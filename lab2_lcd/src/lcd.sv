==> flow/design.v <==
module lcd(
	input clk,  
	input resetn,
	output lcd_resetn,
	output lcd_clk,
	output lcd_cs,
	output lcd_rs,
	output lcd_data
);
localparam MAX_CMDS = 69;
wire [8:0] init_cmd[MAX_CMDS:0];
assign init_cmd[ 0] = 9'h036;
assign init_cmd[ 1] = 9'h170;
assign init_cmd[ 2] = 9'h03A;
assign init_cmd[ 3] = 9'h105;
assign init_cmd[ 4] = 9'h0B2;
assign init_cmd[ 5] = 9'h10C;
assign init_cmd[ 6] = 9'h10C;
assign init_cmd[ 7] = 9'h100;
assign init_cmd[ 8] = 9'h133;
assign init_cmd[ 9] = 9'h133;
assign init_cmd[10] = 9'h0B7;
assign init_cmd[11] = 9'h135;
assign init_cmd[12] = 9'h0BB;
assign init_cmd[13] = 9'h119;
assign init_cmd[14] = 9'h0C0;
assign init_cmd[15] = 9'h12C;
assign init_cmd[16] = 9'h0C2;
assign init_cmd[17] = 9'h101;
assign init_cmd[18] = 9'h0C3;
assign init_cmd[19] = 9'h112;
assign init_cmd[20] = 9'h0C4;
assign init_cmd[21] = 9'h120;
assign init_cmd[22] = 9'h0C6;
assign init_cmd[23] = 9'h10F;
assign init_cmd[24] = 9'h0D0;
assign init_cmd[25] = 9'h1A4;
assign init_cmd[26] = 9'h1A1;
assign init_cmd[27] = 9'h0E0;
assign init_cmd[28] = 9'h1D0;
assign init_cmd[29] = 9'h104;
assign init_cmd[30] = 9'h10D;
assign init_cmd[31] = 9'h111;
assign init_cmd[32] = 9'h113;
assign init_cmd[33] = 9'h12B;
assign init_cmd[34] = 9'h13F;
assign init_cmd[35] = 9'h154;
assign init_cmd[36] = 9'h14C;
assign init_cmd[37] = 9'h118;
assign init_cmd[38] = 9'h10D;
assign init_cmd[39] = 9'h10B;
assign init_cmd[40] = 9'h11F;
assign init_cmd[41] = 9'h123;
assign init_cmd[42] = 9'h0E1;
assign init_cmd[43] = 9'h1D0;
assign init_cmd[44] = 9'h104;
assign init_cmd[45] = 9'h10C;
assign init_cmd[46] = 9'h111;
assign init_cmd[47] = 9'h113;
assign init_cmd[48] = 9'h12C;
assign init_cmd[49] = 9'h13F;
assign init_cmd[50] = 9'h144;
assign init_cmd[51] = 9'h151;
assign init_cmd[52] = 9'h12F;
assign init_cmd[53] = 9'h11F;
assign init_cmd[54] = 9'h11F;
assign init_cmd[55] = 9'h120;
assign init_cmd[56] = 9'h123;
assign init_cmd[57] = 9'h021;
assign init_cmd[58] = 9'h029;
assign init_cmd[59] = 9'h02A;  
assign init_cmd[60] = 9'h100;
assign init_cmd[61] = 9'h128;
assign init_cmd[62] = 9'h100;
assign init_cmd[63] = 9'h137;
assign init_cmd[64] = 9'h02B;  
assign init_cmd[65] = 9'h100;
assign init_cmd[66] = 9'h135;
assign init_cmd[67] = 9'h100;
assign init_cmd[68] = 9'h144;
assign init_cmd[69] = 9'h02C;  
localparam INIT_RESET   = 4'b0000;  
localparam INIT_PREPARE = 4'b0001;  
localparam INIT_WAKEUP  = 4'b0010;  
localparam INIT_SNOOZE  = 4'b0011;  
localparam INIT_WORKING = 4'b0100;  
localparam INIT_DONE    = 4'b0101;  
localparam INIT_10MS      = 4'b0111;
localparam INIT_NEXT_WORD = 4'b1001;
localparam INIT_PIXEL     = 4'b1011;
localparam CNT_10MS  = 32'd270000;
localparam CNT_100MS = 32'd2700000;
localparam CNT_120MS = 32'd3240000;
localparam CNT_200MS = 32'd5400000;
reg [ 3:0] init_state;
reg [ 6:0] cmd_index;
reg [31:0] clk_cnt;
reg [ 4:0] bit_loop;
reg [15:0] pixel_cnt;
reg [7:0] word_column;
reg [7:0] word_row;
reg lcd_cs_r;
reg lcd_rs_r;
reg lcd_reset_r;
reg [7:0] spi_data;
assign lcd_resetn = lcd_reset_r;
assign lcd_clk    = ~clk;
assign lcd_cs     = lcd_cs_r;
assign lcd_rs     = lcd_rs_r;
assign lcd_data   = spi_data[7];  
wire [15:0] symbol_A [15:0];
wire [15:0] symbol_B [15:0];
wire [15:0] symbol_C [15:0];
wire [15:0] symbol_D [15:0];
wire [15:0] symbol_E [15:0];
wire [15:0] symbol_F [15:0];
wire [15:0] symbol_G [15:0];
wire [15:0] symbol_H [15:0];
wire [15:0] symbol_I [15:0];
wire [15:0] symbol_J [15:0];
wire [15:0] symbol_K [15:0];
wire [15:0] symbol_L [15:0];
wire [15:0] symbol_M [15:0];
wire [15:0] symbol_N [15:0];
wire [15:0] symbol_O [15:0];
wire [15:0] symbol_P [15:0];
wire [15:0] symbol_Q [15:0];
wire [15:0] symbol_R [15:0];
wire [15:0] symbol_S [15:0];
wire [15:0] symbol_T [15:0];
wire [15:0] symbol_U [15:0];
wire [15:0] symbol_V [15:0];
wire [15:0] symbol_W [15:0];
wire [15:0] symbol_X [15:0];
wire [15:0] symbol_Y [15:0];
wire [15:0] symbol_Z [15:0];
wire [15:0] number_0 [15:0];
wire [15:0] number_1 [15:0];
wire [15:0] number_2 [15:0];
wire [15:0] number_3 [15:0];
wire [15:0] number_4 [15:0];
wire [15:0] number_5 [15:0];
wire [15:0] number_6 [15:0];
wire [15:0] number_7 [15:0];
wire [15:0] number_8 [15:0];
wire [15:0] number_9 [15:0];
wire [15:0] _space = 16'h0000;
assign symbol_A[0]  = 16'h0000;
assign symbol_A[1]  = 16'h0600;
assign symbol_A[2]  = 16'h0e00;
assign symbol_A[3]  = 16'h0f00;
assign symbol_A[4]  = 16'h1f00;
assign symbol_A[5]  = 16'h1b00;
assign symbol_A[6]  = 16'h1380;
assign symbol_A[7]  = 16'h3f80;
assign symbol_A[8]  = 16'h31c0;
assign symbol_A[9]  = 16'h61c0;
assign symbol_A[10] = 16'h60e0;
assign symbol_A[11] = 16'hf1f0;
assign symbol_A[12] = 16'h0000;
assign symbol_A[13] = 16'h0000;
assign symbol_A[14] = 16'h0000;
assign symbol_A[15] = 16'h0000;
assign symbol_B[0]  = 16'h0000;
assign symbol_B[1]  = 16'hff80;
assign symbol_B[2]  = 16'h73c0;
assign symbol_B[3]  = 16'h71c0;
assign symbol_B[4]  = 16'h71c0;
assign symbol_B[5]  = 16'h7380;
assign symbol_B[6]  = 16'h7f80;
assign symbol_B[7]  = 16'h73c0;
assign symbol_B[8]  = 16'h71c0;
assign symbol_B[9]  = 16'h71c0;
assign symbol_B[10] = 16'h73c0;
assign symbol_B[11] = 16'hff80;
assign symbol_B[12] = 16'h0000;
assign symbol_B[13] = 16'h0000;
assign symbol_B[14] = 16'h0000;
assign symbol_B[15] = 16'h0000;
assign symbol_C[0]  = 16'h0000;
assign symbol_C[1]  = 16'h3fC0;
assign symbol_C[2]  = 16'h79C0;
assign symbol_C[3]  = 16'h70C0;
assign symbol_C[4]  = 16'hE040;
assign symbol_C[5]  = 16'hE000;
assign symbol_C[6]  = 16'hE000;
assign symbol_C[7]  = 16'hE000;
assign symbol_C[8]  = 16'hE000;
assign symbol_C[9]  = 16'h7060;
assign symbol_C[10] = 16'h79C0;
assign symbol_C[11] = 16'h3F80;
assign symbol_C[12] = 16'h0000;
assign symbol_C[13] = 16'h0000;
assign symbol_C[14] = 16'h0000;
assign symbol_C[15] = 16'h0000;
assign symbol_D[0]  = 16'h0000;
assign symbol_D[1]  = 16'hFF80;
assign symbol_D[2]  = 16'h73C0;
assign symbol_D[3]  = 16'h70E0;
assign symbol_D[4]  = 16'h70E0;
assign symbol_D[5]  = 16'h7060;
assign symbol_D[6]  = 16'h7060;
assign symbol_D[7]  = 16'h7060;
assign symbol_D[8]  = 16'h70E0;
assign symbol_D[9]  = 16'h70E0;
assign symbol_D[10] = 16'h73c0;
assign symbol_D[11] = 16'hff80;
assign symbol_D[12] = 16'h0000;
assign symbol_D[13] = 16'h0000;
assign symbol_D[14] = 16'h0000;
assign symbol_D[15] = 16'h0000;
assign symbol_E[0]  = 16'h0000;
assign symbol_E[1]  = 16'hff80;
assign symbol_E[2]  = 16'h7180;
assign symbol_E[3]  = 16'h7080;
assign symbol_E[4]  = 16'h7300;
assign symbol_E[5]  = 16'h7F00;
assign symbol_E[6]  = 16'h7300;
assign symbol_E[7]  = 16'h7100;
assign symbol_E[8]  = 16'h7000;
assign symbol_E[9]  = 16'h70C0;
assign symbol_E[10] = 16'h71C0;
assign symbol_E[11] = 16'hff80;
assign symbol_E[12] = 16'h0000;
assign symbol_E[13] = 16'h0000;
assign symbol_E[14] = 16'h0000;
assign symbol_E[15] = 16'h0000;
wire [15:0] pixel_a   = (symbol_A[pixel_cnt/16][15-(pixel_cnt%16)]) ? 16'h07e0:16'h0000;
wire [15:0] pixel_b   = (symbol_B[pixel_cnt/16][15-(pixel_cnt%16)]) ? 16'h07e0:16'h0000;
wire [15:0] pixel_c   = (symbol_C[pixel_cnt/16][15-(pixel_cnt%16)]) ? 16'h07e0:16'h0000;
wire [15:0] pixel_d   = (symbol_D[pixel_cnt/16][15-(pixel_cnt%16)]) ? 16'h07e0:16'h0000;
wire [15:0] pixel_e   = (symbol_E[pixel_cnt/16][15-(pixel_cnt%16)]) ? 16'h07e0:16'h0000;
reg [7:0] cmd_cnt;
reg [2:0] char_cnt;
always@(posedge clk or negedge resetn) begin 
	if (~resetn) begin
		clk_cnt <= 0;
		cmd_index <= 0;
		init_state <= INIT_RESET;
		lcd_cs_r <= 1;
		lcd_rs_r <= 1;
		lcd_reset_r <= 0;
		spi_data <= 8'hFF;
		bit_loop <= 0;
		pixel_cnt <= 0;
        cmd_cnt <= 0;
        word_column <= 0;
        char_cnt <= 0;
 	end else begin
		case (init_state)
			INIT_RESET : begin
				if (clk_cnt == CNT_100MS) begin
					clk_cnt <= 0;
					init_state <= INIT_PREPARE;
					lcd_reset_r <= 1;
				end else begin
					clk_cnt <= clk_cnt + 1;
				end
			end
			INIT_PREPARE : begin
				if (clk_cnt == CNT_200MS) begin
					clk_cnt <= 0;
					init_state <= INIT_WAKEUP;
				end else begin
					clk_cnt <= clk_cnt + 1;
				end
			end
			INIT_WAKEUP : begin
				if (bit_loop == 0) begin
					lcd_cs_r <= 0;
					lcd_rs_r <= 0;
					spi_data <= 8'h11;  
					bit_loop <= bit_loop + 1;
				end else if (bit_loop == 8) begin
					lcd_cs_r <= 1;
					lcd_rs_r <= 1;
					bit_loop <= 0;
					init_state <= INIT_SNOOZE;
				end else begin
					spi_data <= { spi_data[6:0], 1'b1 };
					bit_loop <= bit_loop + 1;
				end
			end
			INIT_SNOOZE : begin
				if (clk_cnt == CNT_120MS) begin
					clk_cnt <= 0;
					init_state <= INIT_WORKING;
				end else begin
					clk_cnt <= clk_cnt + 1;
				end
			end
			INIT_WORKING : begin
				if (cmd_index == MAX_CMDS + 1) begin
					init_state <= INIT_DONE;
				end else begin
					if (bit_loop == 0) begin
						lcd_cs_r <= 0;
						lcd_rs_r <= init_cmd[cmd_index][8];
						spi_data <= init_cmd[cmd_index][7:0];
						bit_loop <= bit_loop + 1;
					end else if (bit_loop == 8) begin
						lcd_cs_r <= 1;
						lcd_rs_r <= 1;
						bit_loop <= 0;
						cmd_index <= cmd_index + 1;  
					end else begin
						spi_data <= { spi_data[6:0], 1'b1 };
						bit_loop <= bit_loop + 1;
					end
				end
			end
			INIT_DONE : begin
				if (pixel_cnt == 256) begin
					init_state <= INIT_10MS;  
                    pixel_cnt  <= 0;
                    clk_cnt    <= 0;
                    word_column<= 1;
                    char_cnt   <= 1;
				end else begin
					if (bit_loop == 0) begin
						lcd_cs_r <= 0;
						lcd_rs_r <= 1;
						spi_data <= pixel_a[15:8];
						bit_loop <= bit_loop + 1;
					end else if (bit_loop == 8) begin
						spi_data <= pixel_a[7:0];
						bit_loop <= bit_loop + 1;
					end else if (bit_loop == 16) begin
						lcd_cs_r <= 1;
						lcd_rs_r <= 1;
						bit_loop <= 0;
						pixel_cnt <= pixel_cnt + 1;  
					end 
                    else begin
						spi_data <= { spi_data[6:0], 1'b1 };
						bit_loop <= bit_loop + 1;
					end
				end
			end
            INIT_10MS : begin 
                if (clk_cnt == CNT_10MS) begin
					clk_cnt <= 0;
                    cmd_cnt <= 0;
					init_state <= INIT_NEXT_WORD;
				end else begin
					clk_cnt <= clk_cnt + 1;
				end
            end
           INIT_NEXT_WORD : begin 
                if (cmd_cnt ==  11) begin
					init_state <= INIT_PIXEL;
				end else begin
					if (bit_loop == 0) begin
                        lcd_cs_r <= 0;
                        case (cmd_cnt)
                            0:begin 
                                lcd_rs_r <= 0;
                                spi_data <= 8'h2a;
                            end
                            1:begin 
                                lcd_rs_r <= 1;
                                spi_data <= 8'h00;
                            end
                            2:begin 
                                lcd_rs_r <= 1;
                                spi_data <= (8'h28+word_column*16);
                            end
                            3:begin 
                                lcd_rs_r <= 1;
                                spi_data <= 8'h00;
                            end                 
                            4:begin 
                                lcd_rs_r <= 1;
                                spi_data <= (8'h37+word_column*16);
                            end
                            5:begin 
                                lcd_rs_r <= 0;
                                spi_data <= 8'h2b;
                            end
                            6:begin 
                                lcd_rs_r <= 1;
                                spi_data <= 8'h00;
                            end
                            7:begin 
                                lcd_rs_r <= 1;
                                spi_data <= 8'h35;
                            end
                            8:begin 
                                lcd_rs_r <= 1;
                                spi_data <= 8'h00;
                            end
                            9:begin 
                                lcd_rs_r <= 1;
                                spi_data <= 8'h44;
                            end
                            10:begin 
                                lcd_rs_r <= 0;
                                spi_data <= 8'h2c;
                            end
                            default:begin 
                                ;
                            end
                        endcase
						bit_loop <= bit_loop + 1;
					end else if (bit_loop == 8) begin
						lcd_cs_r <= 1;
						lcd_rs_r <= 1;
						bit_loop <= 0;
						cmd_cnt <= cmd_cnt + 1;  
					end else begin
						spi_data <= { spi_data[6:0], 1'b1 };
						bit_loop <= bit_loop + 1;
					end
				end                
           end
           INIT_PIXEL : begin
                if (pixel_cnt == 256) begin
                    if(word_column < 15) begin
                        char_cnt   <= char_cnt +1;
                        init_state <= INIT_10MS;
                        pixel_cnt  <= 0;
                        clk_cnt    <= 0;
                        word_column<= word_column+1;
                    end
                    else begin 
                            ;
                    end
				end else begin
					if (bit_loop == 0) begin
						lcd_cs_r <= 0;
						lcd_rs_r <= 1;
                        case (word_column)
                            1:spi_data <= pixel_b[15:8];
                            2:spi_data <= pixel_c[15:8];
                            3:spi_data <= pixel_d[15:8];
                            4:spi_data <= pixel_e[15:8];
                            default: spi_data <= 16'h0000;
                        endcase
						bit_loop <= bit_loop + 1;
					end else if (bit_loop == 8) begin
                         case (word_column)
                            1:spi_data <= pixel_b[7:0];
                            2:spi_data <= pixel_c[7:0];
                            3:spi_data <= pixel_d[7:0];
                            4:spi_data <= pixel_e[7:0];
                            default: spi_data <= 16'h0000;
                        endcase
						bit_loop <= bit_loop + 1;
					end else if (bit_loop == 16) begin
						lcd_cs_r <= 1;
						lcd_rs_r <= 1;
						bit_loop <= 0;
						pixel_cnt <= pixel_cnt + 1;  
					end 
                    else begin
						spi_data <= { spi_data[6:0], 1'b1 };
						bit_loop <= bit_loop + 1;
					end
				end
           end
		endcase
	end
end
endmodule
### Reports on lcd

What the tools print for lcd, step after step.
Lines are those of the file above, counted from 1.
The mark -- stands for no value.

* top: lcd
* clock input: clk
* standard-cell library: sky130hd
* library corner: tt_025C_1v80

### Word level

Yosys after proc, flatten, opt, wreduce and memory -nomap, before mapping. Memory bits, and registers merged into a memory's read port (data or address), are not among the register bits. Print and check cells are not counted.

* input port bits: 2
* register bits: 91
* bits in read-only memories: 0
* word-level cells: 307
* bits in latches: 0
* clocked read ports x word width: 0
* RAM bits: 0
* memory cells: 0

* $add $sub $neg: 9
* $mul: 0
* shifts and indexed selects: 5
* bitwise operators: 3
* eq/ne operators: 138
* reductions and logical operators: 48
* div/mod/pow operators: 0
* multiplexer cells: 92
* $lt $le $gt $ge: 1

Operators by type and width (count)
* 9-bit case mux with 50-bit select: 1
* 7-bit by 6-bit == test with 1-bit output (second input constant): 32
* 32-bit two-way mux: 7
* 16-bit case mux with 12-bit select: 1
* 32-bit case mux with 6-bit select: 1
* 16-bit case mux with 10-bit select: 1
* 8-bit two-way mux: 20
* 16-bit case mux with 8-bit select: 1
* 7-bit by 5-bit == test with 1-bit output (second input constant): 16
* 16-bit case mux with 6-bit select: 1
* 16-bit two-way mux: 6
* 16-bit by 5-bit variable part select with 1-bit output: 5
* 16-bit case mux with 5-bit select: 1
* 32-bit by 22-bit == test with 1-bit output (second input constant): 2
* 8-bit case mux with 8-bit select: 1
* 7-bit by 4-bit == test with 1-bit output (second input constant): 8
* 11-bit two-way mux: 5
* 7-bit == test (second input constant): 7
* 4-bit two-way mux: 11
* 4-bit == test (second input constant): 10
* 8-bit by 3-bit == test with 1-bit output (second input constant): 5
* 8-bit case mux with 5-bit select: 1
* 5-bit two-way mux: 8
* 2-bit != test (second input constant): 18
* 4-bit case mux with 9-bit select: 1
* 2-bit OR reduction: 16
* 32-bit by 1-bit adder with 32-bit output (second input constant): 1
* 32-bit by 19-bit == test with 1-bit output (second input constant): 1

Not listed: further kinds 51, cells in them 108.

### Logic depth

Yosys ltp: most cells in a row. Word level: on the elaborated netlist, between registers, memories and ports. Mapped: between sequential cells and ports; inverters and the memories' decode and read muxes count.

* depth after elaboration: 10
* ABC_AREA: 0
* mapped depth: 12
* depth with buffers taken out: 10

### After synthesis

Yosys stat after the flow's synthesis: flattened, memories mapped to cells. It holds for the ABC_AREA given above (unset counts as 0); a run with the other value may have another netlist.

Cell types
* sky130_fd_sc_hd__dfrtp_1: count 85, total area 2127.04 µm²
* sky130_fd_sc_hd__o21ai_0: count 97, total area 485.466 µm²
* sky130_fd_sc_hd__nand2_1: count 110, total area 412.896 µm²
* sky130_fd_sc_hd__nor2_1: count 93, total area 349.085 µm²
* sky130_fd_sc_hd__dfstp_2: count 11, total area 289.027 µm²
* sky130_fd_sc_hd__a21oi_1: count 54, total area 270.259 µm²
* sky130_fd_sc_hd__ha_1: count 21, total area 262.752 µm²
* sky130_fd_sc_hd__clkbuf_1: count 54, total area 202.694 µm²
* sky130_fd_sc_hd__nor3_1: count 38, total area 190.182 µm²
* sky130_fd_sc_hd__xnor2_1: count 21, total area 183.926 µm²
* sky130_fd_sc_hd__nor2b_1: count 29, total area 181.424 µm²
* sky130_fd_sc_hd__nand3_1: count 36, total area 180.173 µm²
* sky130_fd_sc_hd__nand2b_1: count 27, total area 168.912 µm²
* sky130_fd_sc_hd__xor2_1: count 17, total area 148.893 µm²
* sky130_fd_sc_hd__inv_1: count 32, total area 120.115 µm²
* sky130_fd_sc_hd__nand4_1: count 19, total area 118.864 µm²
* sky130_fd_sc_hd__a31oi_1: count 17, total area 106.352 µm²
* sky130_fd_sc_hd__o31ai_1: count 14, total area 105.101 µm²

Not listed: further types 63, cells in them 259.

* cells in the netlist: 1034
* mapped area: 7915.1 µm²
* flip-flops: 96

Add stored flow runs of lcd

Design lcd on sky130hd. What follows are 2 stored runs of the flow, each under its own settings; their order means nothing. The constraints put input and output delay at 20% of the set period each and load the outputs with 0.01 pF.
By "clock period reached" is meant the clock period of the run minus its worst setup slack. This is arithmetic on one report: input and output delays are still those of the set period (20% each).
"time of the worst setup path" means the part of the period allowed to the worst setup path (the constraints hold back 20% at inputs and 20% at outputs) less its slack; where the path has registers, the arrival times of their clocks count too.
By "total power of the final layout" is meant OpenSTA's value without simulated activity: inputs other than the clock are taken to toggle once in ten clock periods, and the tool carries that through the logic.

### Record 1

Settings: `period_ns=3.22`, `SETUP_SLACK_MARGIN=0.4`, `CAP_MARGIN=20`, `CORE_MARGIN=2`, `CORE_UTILIZATION=40`, `SLEW_MARGIN=20`

- Mapped cell area after synthesis: 7915.1 µm²
- Utilization of the finished layout: 46.1%
- Clock period reached: 2.861 ns
- Sum of negative setup slack: 0.000 ns
- Total power of the final layout: 2.429 mW
- Die size: 20929.4 µm²
- Time of the worst setup path: 2.86 ns
- Worst setup path kind: reg-to-reg
- Standard-cell area of the final layout: 8979.9 µm²
- Worst setup slack after layout: 0.359 ns

### Record 2

Settings: `period_ns=2.16`, `CORE_UTILIZATION=40`, `SETUP_SLACK_MARGIN=0.46`, `PLACE_DENSITY=0.63`, `CELL_PAD_IN_SITES_GLOBAL_PLACEMENT=2`, `CELL_PAD_IN_SITES_DETAIL_PLACEMENT=1`, `TNS_END_PERCENT=55`, `CAP_MARGIN=25`, `MAX_ROUTING_LAYER=met5`, `CORE_MARGIN=2`, `SLEW_MARGIN=20`

- Die size: 20929.4 µm²
- Clock period reached: 3.101 ns
- Mapped cell area after synthesis: 7915.1 µm²
- Utilization of the finished layout: 67.3%
- Sum of negative setup slack: -31.547 ns
- Standard-cell area of the final layout: 13098.8 µm²
- Time of the worst setup path: 3.10 ns
- Worst setup path kind: reg-to-reg
- Total power of the final layout: 3.896 mW
- Worst setup slack after layout: -0.941 ns
