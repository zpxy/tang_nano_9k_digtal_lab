==> flow/design.v <==
module led (
    input sys_clk,           
    input sys_rst_n,         
    output reg [4:0] led,     
    output clk_blink
);
reg [23:0] counter;
reg counter_one;
always @(posedge sys_clk or negedge sys_rst_n) begin
    if (!sys_rst_n) begin 
        counter     <= 24'd0;
        counter_one <= 1'b0;
    end
    else if (counter < 24'd1349_9999)  begin      
        counter <= counter + 1'b1;
        counter_one <= counter_one ;
    end
    else begin 
        counter <= 24'd0;
        counter_one <= ~counter_one ;
    end
end
assign clk_blink = counter_one;
always @(posedge sys_clk or negedge sys_rst_n) begin
    if (!sys_rst_n)
        led <= 5'b11110;
    else if (counter == 24'd1349_9999)        
        led[4:0] <= {led[3:0],led[4]};
    else
        led <= led;
end
endmodule
[Step by step through the tools: led]
What the tools print for led, step after step.
Lines are those of the file above, counted from 1.
Cell names lack the library's common part.
A cell with -- has no value.
Inputs
  top: led
  clock input: sys_clk
  cell library: sky130hd
  timing corner: tt_025C_1v80

[After elaboration]
Yosys after proc, flatten, opt, wreduce and memory -nomap, before mapping. Enables and synchronous resets that opt folds into registers are not counted as muxes. Memory bits, and registers merged into a memory's read port (data or address), are not among the register bits. Print and check cells are not counted. Equal cells are merged and count once.
Operators by class
  $add $sub $neg: 1
  order comparisons: 1
  equal/unequal tests: 1
  muxes and demuxes: 1
  bitwise gates (word level): 1
Operators by type and width (count)
  24-bit by 1-bit adder with 24-bit output (second input constant): 1
  24-bit less-than comparator (second input constant): 1
  24-bit == test (second input constant): 1
  24-bit 2-to-1 mux: 1
  1-bit inverter: 1
Word-level totals
  bits in registers: 30
  input bits: 2
  output and inout port bits: 6
  word-level cells: 8

[Longest topological paths]
Yosys ltp: most cells in a row. Word level: on the elaborated netlist, between registers, memories and ports. Mapped: between sequential cells and ports; inverters and the memories' decode and read muxes count.
Logic depth
  word-level depth: 2
  ABC_AREA: 0
  gate-level depth with buffers: 6
  gate-level depth less buffers: 5

[Mapped cells and area]
Source: synth_stat.txt of the flow (Yosys; design flattened, memories mapped). It holds for the ABC_AREA given above (unset counts as 0); a run with the other value may have another netlist.
Cell types
  dfrtp_1: count 26, total area 650.624 sq um
  dfstp_2: count 4, total area 105.101 sq um
  xnor2_1: count 7, total area 61.309 sq um
  mux2_2: count 5, total area 56.304 sq um
  nor2_1: count 15, total area 56.304 sq um
  xor2_1: count 6, total area 52.55 sq um
  nand3_1: count 10, total area 50.048 sq um
  o31ai_1: count 6, total area 45.043 sq um
  a21oi_1: count 8, total area 40.038 sq um
  or4_1: count 5, total area 37.536 sq um
  nand4_1: count 5, total area 31.28 sq um
  o41ai_4: count 1, total area 27.526 sq um
  nand2_1: count 7, total area 26.275 sq um
  nor4_1: count 4, total area 25.024 sq um
  nand4_4: count 1, total area 21.27 sq um
  nor4_4: count 1, total area 21.27 sq um
  and3_1: count 3, total area 18.768 sq um
  or3_1: count 3, total area 18.768 sq um
Other cell types: 19; their cells: 29.
Mapped netlist
  standard cells after synthesis: 146
  synthesis area: 1547.7 sq um
  area of sequential cells: 755.7 sq um
  flip-flop cells: 30
  buffer cells: 7

[Path before layout]
Source: OpenSTA report_checks on the synthesized netlist (no wires, ideal clock, input and output delay 20% of the period each), path of least setup slack; recovery checks are left aside. Register names are those of the netlist, which keeps one name where synthesis merged equal registers.
Timing path post-synthesis
  path kind: reg2reg
  from: register counter[0]
  to: register counter[18]
  clock period: 2.01 ns
  library setup time: 0.073 ns
  launch time at the first pin: 0.000 ns
  data arrival time: 1.931 ns
  data required time: 1.937 ns
  slack: 0.006 ns
  path delay: 2.004 ns
  stages: 7
  path buffers: 1
  synthesis period reached: 2.004 ns
"path delay" is the arrival time less input delay plus setup time.
"stages": output pins that drive a net of the path, with the launching flip-flop's if there is one; two outputs of one cell count as two.
"synthesis period reached" is the clock period less the worst setup slack; recovery checks do not enter. This is arithmetic on one report: input and output delays are still those of the set period (20% each).
Between the ends stands the longest chain of elaborated cells between them, by number of cells; it is not shown to be the way that was timed. Of several equally long chains one is given.
A line is the first line of the expression or statement that the cell stems from. Yosys adds cells for indexed reads and writes and turns some case tables into memories.
A register here has more assigning lines than the two given.
On the way, post-synthesis
  cells stage by stage: dfrtp_1 -> ha_1 -> nand4_4 -> or3_1 -> buf_6 -> or4_4 -> a21oi_2
  length of the longest elaborated chain: 2
  elaborated cells between the ends (all ways): 3
  source lines of those cells: 2
  those cells by class: add/sub (1); compare (1); mux (1)
Ends and longest elaborated chain, post-synthesis
  from (decl): line 7  | reg [23:0] counter;
  from (assign): line 11  | counter     <= 24'd0;
  from (assign): line 15  | counter <= counter + 1'b1;
  24-bit by 1-bit adder with 24-bit output: line 15
  24-bit 2-to-1 mux: line 14  | else if (counter < 24'd1349_9999)  begin
  to (assign): line 11
  to (assign): line 15
  to (decl): line 7

[Path in the finished layout]
From the final timing report of record 1: the path of least setup slack in the routed layout; clock arrival at registers is part of the times.
Timing path post-layout
  path kind: reg2reg
  from: register counter[0]
  to: register counter[18]
  clock period: 2.51 ns
  library setup time: 0.06 ns
  launch time at the first pin: 0.28 ns
  data arrival time: 2.36 ns
  data required time: 2.73 ns
  slack: 0.37 ns
  stages: 6
  path buffers: 0
Between the ends stands the longest chain of elaborated cells between them, by number of cells; it is not shown to be the way that was timed. Of several equally long chains one is given.
A register here has more assigning lines than the two given.
On the way, post-layout
  cells stage by stage: dfrtp_1 -> ha_1 -> nand4_4 -> or3_1 -> or4_4 -> a21oi_2
  length of the longest elaborated chain: 2
  elaborated cells between the ends (all ways): 3
  source lines of those cells: 2
  those cells by class: add/sub (1); compare (1); mux (1)
Ends and longest elaborated chain, post-layout
  from (decl): line 7  | reg [23:0] counter;
  from (assign): line 11  | counter     <= 24'd0;
  from (assign): line 15  | counter <= counter + 1'b1;
  24-bit by 1-bit adder with 24-bit output: line 15
  24-bit 2-to-1 mux: line 14  | else if (counter < 24'd1349_9999)  begin
  to (assign): line 11
  to (assign): line 15
  to (decl): line 7

## Implementation results

2 stored runs of led in the flow (synthesis by Yosys, layout by OpenROAD, sky130hd cells), in arbitrary order. Constraints: input delay and output delay 20% of the set period each, output load 0.01 pF.
"achieved clock period": clock period set for the run, less the worst setup slack. It is reckoned from that one timing run; input and output delays stay at 20% of the period that was set.
"worst setup path time" = time allowed to the worst setup path (clock period - input delay - output delay, where it has them) - its slack; a late launch clock adds to it, a late capture clock takes from it.
[record 1] settings: period_ns=2.51, SETUP_SLACK_MARGIN=-0.24, CAP_MARGIN=20, CORE_MARGIN=2, CORE_UTILIZATION=40, SLEW_MARGIN=20
[record 1] result: chip area after synthesis (Yosys) 1547.7 sq um, die area 4383.1 sq um, standard-cell area of the final layout 1730.4 sq um, worst setup slack after layout 0.367 ns, total negative slack 0.000 ns, achieved clock period 2.143 ns, worst setup path time 2.14 ns, worst setup path kind reg2reg
[record 2] settings: period_ns=2.42, CORE_UTILIZATION=60, SETUP_SLACK_MARGIN=-0.23, TNS_END_PERCENT=70, ABC_AREA=1, GPL_TIMING_DRIVEN=1, GPL_ROUTABILITY_DRIVEN=1, CTS_CLUSTER_SIZE=67, CTS_CLUSTER_DIAMETER=357, CAP_MARGIN=25, CORE_MARGIN=2, SLEW_MARGIN=20
[record 2] result: chip area after synthesis (Yosys) 1759.2 sq um, die area 3380.8 sq um, standard-cell area of the final layout 1921.8 sq um, worst setup slack after layout 0.527 ns, total negative slack 0.000 ns, achieved clock period 1.893 ns, worst setup path time 1.41 ns, worst setup path kind reg2out
